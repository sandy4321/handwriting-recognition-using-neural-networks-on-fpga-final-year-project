==> flow/design.v <==
module fifo #(
	parameter data_size = 4'd8,
	parameter buffer_size = 8'd64
	)(
	input wire clk,
	input wire reset,
	input wire read_data,
	input wire write_data, 
	output reg full,
	output reg empty,
	input wire [data_size-1:0] data_input,
	output reg [data_size-1:0] data_output,
	output reg [buffer_size-1:0] fifo_count
	);
	reg [buffer_size-1:0] read_pointer,write_pointer;
	reg [data_size-1:0] fifo_buffer [buffer_size-1:0];
	initial begin
		fifo_buffer[2] = 0;
	end
	always @(fifo_count) begin
		empty <= (fifo_count == 0);
		full <= (fifo_count == buffer_size);
	end
	always @(negedge(clk),posedge(reset)) begin
		if(reset) begin
			fifo_count <= 0;
		end else begin
			if((!full && write_data) && (!empty && read_data)) begin
				fifo_count <= fifo_count;
			end else if(!full && write_data) begin
				fifo_count <= fifo_count + 1;
			end else if(!empty && read_data) begin
				fifo_count <= fifo_count - 1;
			end else begin
				fifo_count <= fifo_count;
			end
		end
	end
	always @(negedge(clk),posedge(reset)) begin
		if(reset) begin
			data_output <= 0;
		end else begin
			if(read_data) begin
				data_output <= fifo_buffer[read_pointer];
			end else begin
				data_output <= data_output;
			end
		end
	end
	always @(posedge(clk)) begin
		if((!full) && write_data) begin
			fifo_buffer[write_pointer] <= data_input;
		end else begin
			fifo_buffer[write_pointer] <= fifo_buffer[write_pointer];
		end
	end
	reg [buffer_size-1:0] read_pointer_next;
	reg [buffer_size-1:0] write_pointer_next;
	always @(posedge(clk),posedge(reset)) begin
		if(reset) begin
			write_pointer <= 0;
		end else begin
			write_pointer <= write_pointer_next;
		end
	end
	always @(negedge(clk),posedge(reset)) begin
		if(reset) begin
			read_pointer <= 0;
		end else begin
			read_pointer <= read_pointer_next;
		end
	end
	always @* begin
		if(!full && write_data) begin
			if(write_pointer == buffer_size - 1) begin
				write_pointer_next <= 0;
			end else begin
				write_pointer_next <= write_pointer + 1;
			end
		end else begin
			write_pointer_next <= write_pointer;
		end
		if(!empty && read_data) begin
			if(read_pointer == buffer_size - 1) begin
				read_pointer_next <= 0;
			end else begin
				read_pointer_next <= read_pointer + 1;
			end
		end else begin
			read_pointer_next <= read_pointer;
		end
	end
endmodule
Tool chain data of fifo
Tool output for the design above, in the order of the flow.
Lines are those of the file above, counted from 1.
Cell names lack the library's common part.
Not given: -

set-up
  design top = fifo
  clock port = clk
  library = sky130hd
  corner = tt_025C_1v80

Elaborated design
Counts by Yosys on the flattened word-level netlist (proc, flatten, opt, wreduce; memories kept). Register bits leave out memories and registers merged into their read ports (data or address). Print and check cells are left out. Cells with the same type and inputs are merged into one.
Memory sizes are those after Yosys's memory passes, which may raise the word count (mostly to a power of two), join words into wider ones and drop unused or constant bits.

bit counts
  register bits after elaboration = 192
  bits in latches = 0
  RAM bits = 512
  ROM bits = 0
  clocked read ports x word width = 8
  memory cells = 1
  input port bits = 12
  output and inout bits = 74
  elaborated cells = 32

memories
  memory       words  bits a word  read ports  write ports  line  RTL
  fifo_buffer  64     8            1           1            16    reg [data_size-1:0] fifo_buffer [buffer_size-1:0];

operators by class
  $add $sub $neg = 4
  multipliers = 0
  div/mod/pow operators = 0
  $lt $le $gt $ge = 0
  eq/ne operators = 4
  shifts and indexed selects = 0
  mux-type cells = 9
  bitwise logic cells = 2
  reductions and logical operators = 9

operator list
  operator                                                               number
  64-bit two-way mux                                                     4
  64-bit by 1-bit adder with 64-bit output (second input constant)       3
  64-bit by 6-bit == test with 1-bit output (second input constant)      2
  64-bit by 1-bit subtractor with 64-bit output (second input constant)  1
  64-bit by 7-bit == test with 1-bit output (second input constant)      1
  64-bit zero test                                                       1
  8-bit two-way mux                                                      3
  2-bit AND reduction                                                    2
  1-bit logical AND                                                      3
  1-bit zero test                                                        2
  2-bit nonzero test                                                     1
  1-bit two-way mux                                                      2
  1-bit inequality test (second input constant)                          1
  1-bit bitwise OR                                                       1
  1-bit NOT                                                              1

Depth
Longest topological path by Yosys (ltp), each cell counted once; first at word level (registers and memories cut), then after technology mapping (sequential cells cut; the memories' decode and read muxes count).

depth
  depth after elaboration = 6
  ABC_AREA = 0
  mapped depth = 18
  gate-level depth less buffers = 16

Synthesis result
Source: synth_stat.txt of the flow (Yosys; design flattened, memories mapped). It holds for the ABC_AREA given above (unset counts as 0); a run with the other value may have another netlist.
Totals and module areas in this step are rounded.

mapped netlist
  cell count = 2224
  synthesis area = 32100 um^2
  sequential part of the area = 20400 um^2
  flip-flop cells = 712
  buffer cells = 89

cell types
  cell      number  area in all (um^2)
  edfxtp_1  512     1.54E+04
  mux4_2    160     3.6E+03
  dfrtn_1   136     3.4E+03
  dfrtp_1   64      1.6E+03
  xnor2_1   117     1.02E+03
  ha_1      64      800.768
  nand2_1   193     724.445
  nor2_1    154     578.054
  o21ai_0   95      475.456
  a21oi_1   94      470.451
  xor2_1    41      359.094
  nor4_1    48      300.288
  nand3_1   59      295.283
  nand4_1   45      281.52
  a21o_1    24      180.173
  clkbuf_1  48      180.173
  and4_1    17      148.893
  inv_1     38      142.637

Not listed: further types 58, cells in them 315.

Memo
Re: implementation data of fifo

Stored flow runs of fifo (2 of them; Yosys, OpenROAD, sky130hd). They differ in their settings and are not a sequence. Constraints: input delay and output delay 20% of the set period each, output load 0.01 pF.
By "power consumption" is meant OpenSTA's value without simulated activity: inputs other than the clock are taken to toggle once in ten clock periods, and the tool carries that through the logic.
The results are shown rounded.
Among the settings, - means not set for that run.

setting or result                         flow run A  flow run B
period_ns                                 10.2        18.3
CORE_UTILIZATION                          22          25
SETUP_SLACK_MARGIN                        3.06        -
PLACE_DENSITY_LB_ADDON                    0.25        -
CORE_ASPECT_RATIO                         0.57        -
CELL_PAD_IN_SITES_GLOBAL_PLACEMENT        0           -
CTS_CLUSTER_SIZE                          77          -
CAP_MARGIN                                20          20
CORE_MARGIN                               2           2
SLEW_MARGIN                               20          20
standard-cell area after layout (um^2)    45500       37400
total negative setup slack (ns)           0.000       0.000
utilization after layout                  0.315       0.293
chip area after synthesis (Yosys) (um^2)  32100       32100
power consumption (mW)                    11.6        5.11
lowest hold slack (ns)                    0.428       0.423
setup slack of the worst path (ns)        0.303       1.86
die outline area (um^2)                   149000      131000
